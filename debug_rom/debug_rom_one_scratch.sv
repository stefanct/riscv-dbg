==> flow/design.v <==
module debug_rom_one_scratch (
  input  logic         clk_i,
  input  logic         req_i,
  input  logic [63:0]  addr_i,
  output logic [63:0]  rdata_o
);
  localparam int unsigned RomSize = 13;
  logic [RomSize-1:0][63:0] mem;
  assign mem = {
    64'h00000000_7b200073,
    64'h7b202473_10802423,
    64'hf1402473_ab1ff06f,
    64'h7b202473_10002223,
    64'h00100073_7b202473,
    64'h10002623_fddff06f,
    64'hfc0418e3_00247413,
    64'h40044403_f1402473,
    64'h02041263_00147413,
    64'h40044403_10802023,
    64'hf1402473_7b241073,
    64'h0ff0000f_0340006f,
    64'h0500006f_00c0006f
  };
  logic [$clog2(RomSize)-1:0] addr_q;
  always_ff @(posedge clk_i) begin
    if (req_i) begin
      addr_q <= addr_i[$clog2(RomSize)-1+3:3];
    end
  end
  always_comb begin : p_outmux
    rdata_o = '0;
    if (addr_q < $clog2(RomSize)'(RomSize)) begin
        rdata_o = mem[addr_q];
    end
  end
endmodule
**Reports on debug_rom_one_scratch**

The steps from the RTL of debug_rom_one_scratch to its reports follow in flow order.
Lines are those of the file above, counted from 1.
Not given: -

- Top: debug_rom_one_scratch
- Clock input: clk_i
- Library: sky130hd
- Corner: tt_025C_1v80

**Word-level counts**

Counts by Yosys on the flattened word-level netlist (proc, flatten, opt, wreduce; memories kept). Register bits leave out memories and registers merged into their read ports (data or address); mux counts leave out enables and synchronous resets folded into registers. Print and check cells are left out. Cells with the same type and inputs are merged into one.

- Register bits after elaboration: 4
- Bits of input ports: 66
- Output and inout bits: 64
- Word-level cells: 4

- Muxes and demuxes: 1
- Shift operators: 1
- Order comparisons: 1

Operators by type and width:

| cell | count |
|---|---|
| indexed select 832 x 11 -> 64 bit (first input constant) | 1 |
| two-way mux 64 bit | 1 |
| less-than comparator 4 bit (second input constant) | 1 |

**Logic depth**

Depth = most cells in a row (Yosys ltp): at word level without a register or memory, in the mapped netlist without a sequential cell, where the memories' decode and read muxes count.

- Depth in word-level cells: 2
- ABC_AREA: 1
- Mapped depth: 7

**After synthesis**

The flow's flattened synthesis, as Yosys stat reports it; memories are mapped. The netlist is that of the ABC_AREA named above (0 if unset); the other value can give another one.
The area totals of this step are shown rounded.

- Flip-flops: 4
- Cells in the netlist: 149
- Mapped area: 855 um^2
- Buffers: 22

Cell types:

| cell | count | total area (um^2) |
|---|---|---|
| sky130_fd_sc_hd__buf_4 | 20 | 150.144 |
| sky130_fd_sc_hd__nand2_1 | 34 | 127.622 |
| sky130_fd_sc_hd__edfxtp_1 | 4 | 120.115 |
| sky130_fd_sc_hd__nor2_1 | 29 | 108.854 |
| sky130_fd_sc_hd__ha_1 | 7 | 87.584 |
| sky130_fd_sc_hd__inv_1 | 22 | 82.579 |
| sky130_fd_sc_hd__nand3_1 | 6 | 30.029 |
| sky130_fd_sc_hd__a21oi_1 | 5 | 25.024 |
| sky130_fd_sc_hd__o21ai_0 | 5 | 25.024 |
| sky130_fd_sc_hd__nand2_2 | 3 | 18.768 |
| sky130_fd_sc_hd__a211oi_1 | 2 | 15.014 |
| sky130_fd_sc_hd__o22ai_1 | 2 | 12.512 |
| sky130_fd_sc_hd__or2_1 | 2 | 12.512 |
| sky130_fd_sc_hd__buf_2 | 2 | 10.01 |
| sky130_fd_sc_hd__o21ai_1 | 2 | 10.01 |
| sky130_fd_sc_hd__a31oi_1 | 1 | 6.256 |
| sky130_fd_sc_hd__nor3_1 | 1 | 5.005 |
| sky130_fd_sc_hd__conb_1 | 1 | 3.754 |
| sky130_fd_sc_hd__inv_2 | 1 | 3.754 |

**Timing after synthesis**

OpenSTA on the mapped netlist: ideal clock, no wires. The path of least setup slack (recovery checks aside). Input and output delay are each 20% of the period. Register names are those of the netlist, which keeps one name where synthesis merged equal registers.

- Kind: reg-to-output
- Start point: register addr_q[0]
- End point: output port rdata_o[16]
- Data arrival time: 1441 ps
- Clock period: 2370 ps
- Delay of the path: 1441 ps
- Data required time: 1896 ps
- Path buffers: 1
- External output delay: 474 ps
- Path slack: 455 ps
- Stages on the path: 8
- Synthesis period reached: 1915 ps

"delay of the path" = arrival - input delay + setup time.
A path that ends at an output port has no setup time.
"stages on the path" counts driving pins, that of a launching flip-flop among them; a cell with two outputs on the path counts twice.
"synthesis period reached" is the clock period less the worst setup slack; recovery checks do not enter. This is arithmetic on one report: input and output delays are still those of the set period (20% each).
Between the ends stands the longest chain of elaborated cells between them, by number of cells; it is not shown to be the way that was timed. Of several equally long chains one is given.
Each line given opens the expression or statement behind the cell; cells for indexed reads and writes are added by Yosys, which also makes memories of some case tables.

- Cell sequence: sky130_fd_sc_hd__edfxtp_1 -> sky130_fd_sc_hd__inv_1 -> sky130_fd_sc_hd__ha_1 -> sky130_fd_sc_hd__nand2_1 -> sky130_fd_sc_hd__nand2_1 -> sky130_fd_sc_hd__nand2_1 -> sky130_fd_sc_hd__inv_1 -> sky130_fd_sc_hd__buf_4
- Length of the longest elaborated chain: 2
- Elaborated cells between the ends (all ways): 3
- RTL lines with such cells: 2
- Those cells by class: 1 x compare; 1 x shift; 1 x mux

RTL lines, path post-synthesis:

| element | line | source |
|---|---|---|
| start, declared | 24 | `logic [$clog2(RomSize)-1:0] addr_q;` |
| start, assigned | 27 | `addr_q <= addr_i[$clog2(RomSize)-1+3:3];` |
| less-than comparator 4 bit | 32 | `if (addr_q < $clog2(RomSize)'(RomSize)) begin` |
| two-way mux 64 bit | 32 |  |
| end, declared | 5 | `output logic [63:0]  rdata_o` |

Some nets on the timed path still bear RTL names; the line given drives or declares the net.

Named nets, post-synthesis:

| signal | line |
|---|---|
| rdata_o[15] | 32 |

Subject: flow runs of debug_rom_one_scratch

Hi,

debug_rom_one_scratch: 2 stored runs of the Yosys and OpenROAD flow on sky130hd. The settings differ; the order carries no meaning. The constraints put input and output delay at 20% of the set period each and load the outputs with 0.01 pF.

### Job 1

==> flow/run.sh <==
#!/bin/bash
# the make line also repeats the synthesis and layout settings of config.mk as NAME=value (left out here)
make -C /OpenROAD-flow-scripts/flow DESIGN_CONFIG=/design/flow/config.mk WORK_HOME=/design/flow/orfs CLKGATE_MAP_FILE= finish
==> flow/config.mk <==
export PLATFORM = sky130hd
export DESIGN_NAME = debug_rom_one_scratch
export DESIGN_NICKNAME = debug_rom_one_scratch
export VERILOG_FILES = /design/flow/design.v
export SDC_FILE = /design/flow/constraint.sdc
export NUM_CORES = 4
export LEC_CHECK = 0
export ABC_AREA = 1
export CAP_MARGIN = 20
export CORE_ASPECT_RATIO = 0.75
export CORE_MARGIN = 4
export CORE_UTILIZATION = 58
export GPL_ROUTABILITY_DRIVEN = 1
export MAX_ROUTING_LAYER = met5
export PLACE_DENSITY_LB_ADDON = 0.11
export SETUP_SLACK_MARGIN = 0.39
export SLEW_MARGIN = 20
==> flow/constraint.sdc <==
create_clock -name core_clock -period 2.17 [get_ports {clk_i}]
set_input_delay 0.4340 -clock core_clock [delete_from_list [all_inputs] [get_ports {clk_i}]]
set_output_delay 0.4340 -clock core_clock [all_outputs]
set_load 0.01 [all_outputs]

Outcome of job 1: incomplete, placement halted on FLW-0024

### Job 2

==> flow/run.sh <==
#!/bin/bash
# the make line also repeats the synthesis and layout settings of config.mk as NAME=value (left out here)
make -C /OpenROAD-flow-scripts/flow DESIGN_CONFIG=/design/flow/config.mk WORK_HOME=/design/flow/orfs CLKGATE_MAP_FILE= finish
==> flow/config.mk <==
export PLATFORM = sky130hd
export DESIGN_NAME = debug_rom_one_scratch
export DESIGN_NICKNAME = debug_rom_one_scratch
export VERILOG_FILES = /design/flow/design.v
export SDC_FILE = /design/flow/constraint.sdc
export NUM_CORES = 4
export LEC_CHECK = 0
export CAP_MARGIN = 20
export CELL_PAD_IN_SITES_DETAIL_PLACEMENT = 0
export CORE_ASPECT_RATIO = 0.69
export CORE_MARGIN = 6
export CORE_UTILIZATION = 63
export CTS_CLUSTER_SIZE = 42
export GPL_ROUTABILITY_DRIVEN = 1
export MAX_ROUTING_LAYER = met4
export MIN_ROUTING_LAYER = met1
export PLACE_DENSITY = 0.62
export SETUP_SLACK_MARGIN = 0.11
export SLEW_MARGIN = 30
export TNS_END_PERCENT = 100
==> flow/constraint.sdc <==
create_clock -name core_clock -period 1.27 [get_ports {clk_i}]
set_input_delay 0.2540 -clock core_clock [delete_from_list [all_inputs] [get_ports {clk_i}]]
set_output_delay 0.2540 -clock core_clock [all_outputs]
set_load 0.01 [all_outputs]

Outcome of job 2: incomplete, placement halted on GPL-0301

Regards
