==> flow/design.v <==
module debug_rom (
  input  logic         clk_i,
  input  logic         req_i,
  input  logic [63:0]  addr_i,
  output logic [63:0]  rdata_o
);
  localparam int unsigned RomSize = 19;
  logic [RomSize-1:0][63:0] mem;
  assign mem = {
    64'h00000000_7b200073,
    64'h7b202473_7b302573,
    64'h10852423_f1402473,
    64'ha85ff06f_7b202473,
    64'h7b302573_10052223,
    64'h00100073_7b202473,
    64'h7b302573_10052623,
    64'h00c51513_00c55513,
    64'h00000517_fd5ff06f,
    64'hfa041ce3_00247413,
    64'h40044403_00a40433,
    64'hf1402473_02041c63,
    64'h00147413_40044403,
    64'h00a40433_10852023,
    64'hf1402473_00c51513,
    64'h00c55513_00000517,
    64'h7b351073_7b241073,
    64'h0ff0000f_04c0006f,
    64'h07c0006f_00c0006f
  };
  logic [$clog2(RomSize)-1:0] addr_q;
  always_ff @(posedge clk_i) begin
    if (req_i) begin
      addr_q <= addr_i[$clog2(RomSize)-1+3:3];
    end
  end
  always_comb begin : p_outmux
    rdata_o = '0;
    if (addr_q < $clog2(RomSize)'(RomSize)) begin
        rdata_o = mem[addr_q];
    end
  end
endmodule
# Tool chain data of debug_rom
# What the tools print for debug_rom, step after step.
# Lines are those of the file above, counted from 1.
# Operators carry their Yosys type and port widths (W data, S select, Z words).
# A cell with -- has no value.
[inputs] top="debug_rom" clk_port="clk_i" cell_library="sky130hd" pvt_corner="tt_025C_1v80"

# Word level
# Counts by Yosys on the flattened word-level netlist (proc, flatten, opt, wreduce; memories kept). Register bits leave out memories and registers merged into their read ports (data or address); mux counts leave out enables and synchronous resets folded into registers. Print and check cells are left out. Cells with the same type and inputs are merged into one.
[classes] shift=1 cmp=1 mux=1
[op_table] operator="$shiftx A1216 B12 Y64 const A" count=1
[op_table] operator="$mux W64" count=1
[op_table] operator="$lt A5 B5 Y1 const B" count=1
[bits] wordCells=4 output_inout_bits=64 inputBits=66 register_bits=5

# Depth
# Depth = most cells in a row (Yosys ltp): at word level without a register or memory, in the mapped netlist without a sequential cell, where the memories' decode and read muxes count.
[logic_depth] ltp_word=2 ABC_AREA=0 ltp_mapped=8 mapped_depth_nobuf=6

# After synthesis
# The flow's flattened synthesis, as Yosys stat reports it; memories are mapped. The netlist is that of the ABC_AREA named above (0 if unset); the other value can give another one.
# Totals and module areas in this step are rounded.
[by_type] cell_type="sky130_fd_sc_hd__a21oi_1" count=31 area_total_um2=155.149
[by_type] cell_type="sky130_fd_sc_hd__edfxtp_1" count=5 area_total_um2=150.144
[by_type] cell_type="sky130_fd_sc_hd__nor2_1" count=34 area_total_um2=127.622
[by_type] cell_type="sky130_fd_sc_hd__buf_4" count=16 area_total_um2=120.115
[by_type] cell_type="sky130_fd_sc_hd__ha_1" count=8 area_total_um2=100.096
[by_type] cell_type="sky130_fd_sc_hd__o21ai_0" count=20 area_total_um2=100.096
[by_type] cell_type="sky130_fd_sc_hd__nand2_1" count=21 area_total_um2=78.826
[by_type] cell_type="sky130_fd_sc_hd__nand2b_1" count=9 area_total_um2=56.304
[by_type] cell_type="sky130_fd_sc_hd__buf_6" count=4 area_total_um2=45.043
[by_type] cell_type="sky130_fd_sc_hd__buf_2" count=8 area_total_um2=40.038
[by_type] cell_type="sky130_fd_sc_hd__nor2b_1" count=5 area_total_um2=31.28
[by_type] cell_type="sky130_fd_sc_hd__a211oi_1" count=4 area_total_um2=30.029
[by_type] cell_type="sky130_fd_sc_hd__o21a_1" count=4 area_total_um2=30.029
[by_type] cell_type="sky130_fd_sc_hd__o41ai_4" count=1 area_total_um2=27.526
[by_type] cell_type="sky130_fd_sc_hd__inv_1" count=6 area_total_um2=22.522
[by_type] cell_type="sky130_fd_sc_hd__mux2_2" count=2 area_total_um2=22.522
[by_type] cell_type="sky130_fd_sc_hd__a211oi_4" count=1 area_total_um2=20.019
[by_type] cell_type="sky130_fd_sc_hd__nor3_1" count=4 area_total_um2=20.019
# Other cell types: 31; their cells: 41.
[synth_totals] buffers=32 yosys_area_mm2=0.0015 sequential_area_mm2=0.00015 ffs=5 cell_count=224

# Path before layout
# OpenSTA on the mapped netlist: ideal clock, no wires. The path of least setup slack (recovery checks aside). Input and output delay are each 20% of the period. Register names are those of the netlist, which keeps one name where synthesis merged equal registers.
[synth_path] path_kind="register -> output" startpoint="register addr_q[1]" endpoint="output port rdata_o[5]" driving_pins=8 output_delay_ps=808 t_first_pin_ps=0 n_path_buf=1 clock_period_ps=4040 required_time_ps=3232 delay_ps=1863 path_slack_ps=1369 t_arrival_ps=1863 synth_period_reached_ps=2671
# "delay_ps" = arrival - input delay + setup time.
# A path that ends at an output port has no setup time.
# "driving_pins": output pins that drive a net of the path, with the launching flip-flop's if there is one; two outputs of one cell count as two.
# "synth_period_reached_ps" is the clock period less the worst setup slack; recovery checks do not enter. This is arithmetic on one report: input and output delays are still those of the set period (20% each).
# The rows between start and end are the longest chain of elaborated cells between them; the timing report does not say that the signal goes this way. Where chains are equally long, one stands for them.
# Each line given opens the expression or statement behind the cell; cells for indexed reads and writes are added by Yosys, which also makes memories of some case tables.
[synth_between] path_cell_list="sky130_fd_sc_hd__edfxtp_1 > sky130_fd_sc_hd__buf_2 > sky130_fd_sc_hd__inv_1 > sky130_fd_sc_hd__ha_1 > sky130_fd_sc_hd__nor2_1 > sky130_fd_sc_hd__and2_4 > sky130_fd_sc_hd__or3_1 > sky130_fd_sc_hd__a31oi_1" elab_chain_len=2 cone_cells=3 lines_between=2 classes_between="compare (1); shift (1); mux (1)"
[synth_lines] element="start, declared" line_no=30 text="logic [$clog2(RomSize)-1:0] addr_q;"
[synth_lines] element="start, assigned" line_no=33 text="addr_q <= addr_i[$clog2(RomSize)-1+3:3];"
[synth_lines] element="$lt A5 B5 Y1" line_no=38 text="if (addr_q < $clog2(RomSize)'(RomSize)) begin"
[synth_lines] element="$mux W64" line_no=38
[synth_lines] element="end, declared" line_no=5 text="output logic [63:0]  rdata_o"

# Timing after layout
# Path of least setup slack in the final report of run 1 (OpenROAD, finished layout, wires in). Where an end is a register, its clock arrival counts in the times.
# The path's times are printed in steps of 10 ps; the period is the one set.
[layout_path] path_kind="register -> output" startpoint="register addr_q[1]" endpoint="output port rdata_o[5]" clock_period_ps=3420 n_path_buf=2 required_time_ps=2740 t_arrival_ps=2510 driving_pins=8 output_delay_ps=680 path_slack_ps=230 t_first_pin_ps=220
# The rows between start and end are the longest chain of elaborated cells between them; the timing report does not say that the signal goes this way. Where chains are equally long, one stands for them.
[layout_between] path_cell_list="sky130_fd_sc_hd__edfxtp_1 > sky130_fd_sc_hd__buf_4 > sky130_fd_sc_hd__ha_1 > sky130_fd_sc_hd__nor2_1 > sky130_fd_sc_hd__and2_4 > sky130_fd_sc_hd__or3_1 > sky130_fd_sc_hd__a31oi_1 > sky130_fd_sc_hd__clkdlybuf4s50_1" elab_chain_len=2 cone_cells=3 lines_between=2 classes_between="compare (1); shift (1); mux (1)"
[layout_lines] element="start, declared" line_no=30 text="logic [$clog2(RomSize)-1:0] addr_q;"
[layout_lines] element="start, assigned" line_no=33 text="addr_q <= addr_i[$clog2(RomSize)-1+3:3];"
[layout_lines] element="$lt A5 B5 Y1" line_no=38 text="if (addr_q < $clog2(RomSize)'(RomSize)) begin"
[layout_lines] element="$mux W64" line_no=38
[layout_lines] element="end, declared" line_no=5 text="output logic [63:0]  rdata_o"

## Implementation results

Stored flow runs of debug_rom (2 of them; Yosys, OpenROAD, sky130hd). They differ in their settings and are not a sequence. Constraints: input delay and output delay 20% of the set period each, output load 0.01 pF.
"achieved clock period": clock period set for the run, less the worst setup slack. It is reckoned from that one timing run; input and output delays stay at 20% of the period that was set.
"worst setup path time": the worst setup path's part of the clock period (all of it between registers, 20% less for each end at a port) less its slack. A launch clock that arrives late makes it longer, a capture clock that arrives late makes it shorter.
By "power" is meant OpenSTA's value without simulated activity: inputs other than the clock are taken to toggle once in ten clock periods, and the tool carries that through the logic.
"worst setup path time" is given in steps of 10 ps.
The results are shown rounded.
[run 1] settings: period_ns=3.42, CORE_UTILIZATION=20, PLACE_DENSITY_LB_ADDON=0.13, CORE_MARGIN=5, CELL_PAD_IN_SITES_GLOBAL_PLACEMENT=3, TNS_END_PERCENT=45, GPL_ROUTABILITY_DRIVEN=0, SLEW_MARGIN=35, CAP_MARGIN=20
[run 1] result: chip area after synthesis (Yosys) 0.0015 mm^2, die area 0.0092 mm^2, standard-cell area of the final layout 0.0022 mm^2, utilization 31%, worst setup slack after layout 230 ps, total negative slack 0 ps, worst hold slack 1000 ps, power 0.64 mW, achieved clock period 3193 ps, worst setup path time 2510 ps, worst setup path kind register -> output
[run 2] settings: period_ns=1.51, CORE_UTILIZATION=66, PLACE_DENSITY_LB_ADDON=0.1, ABC_AREA=0, GPL_ROUTABILITY_DRIVEN=0, CTS_CLUSTER_SIZE=74, CAP_MARGIN=20, CORE_MARGIN=2, SLEW_MARGIN=20
[run 2] result: did not finish, placement stopped with FLW-0024
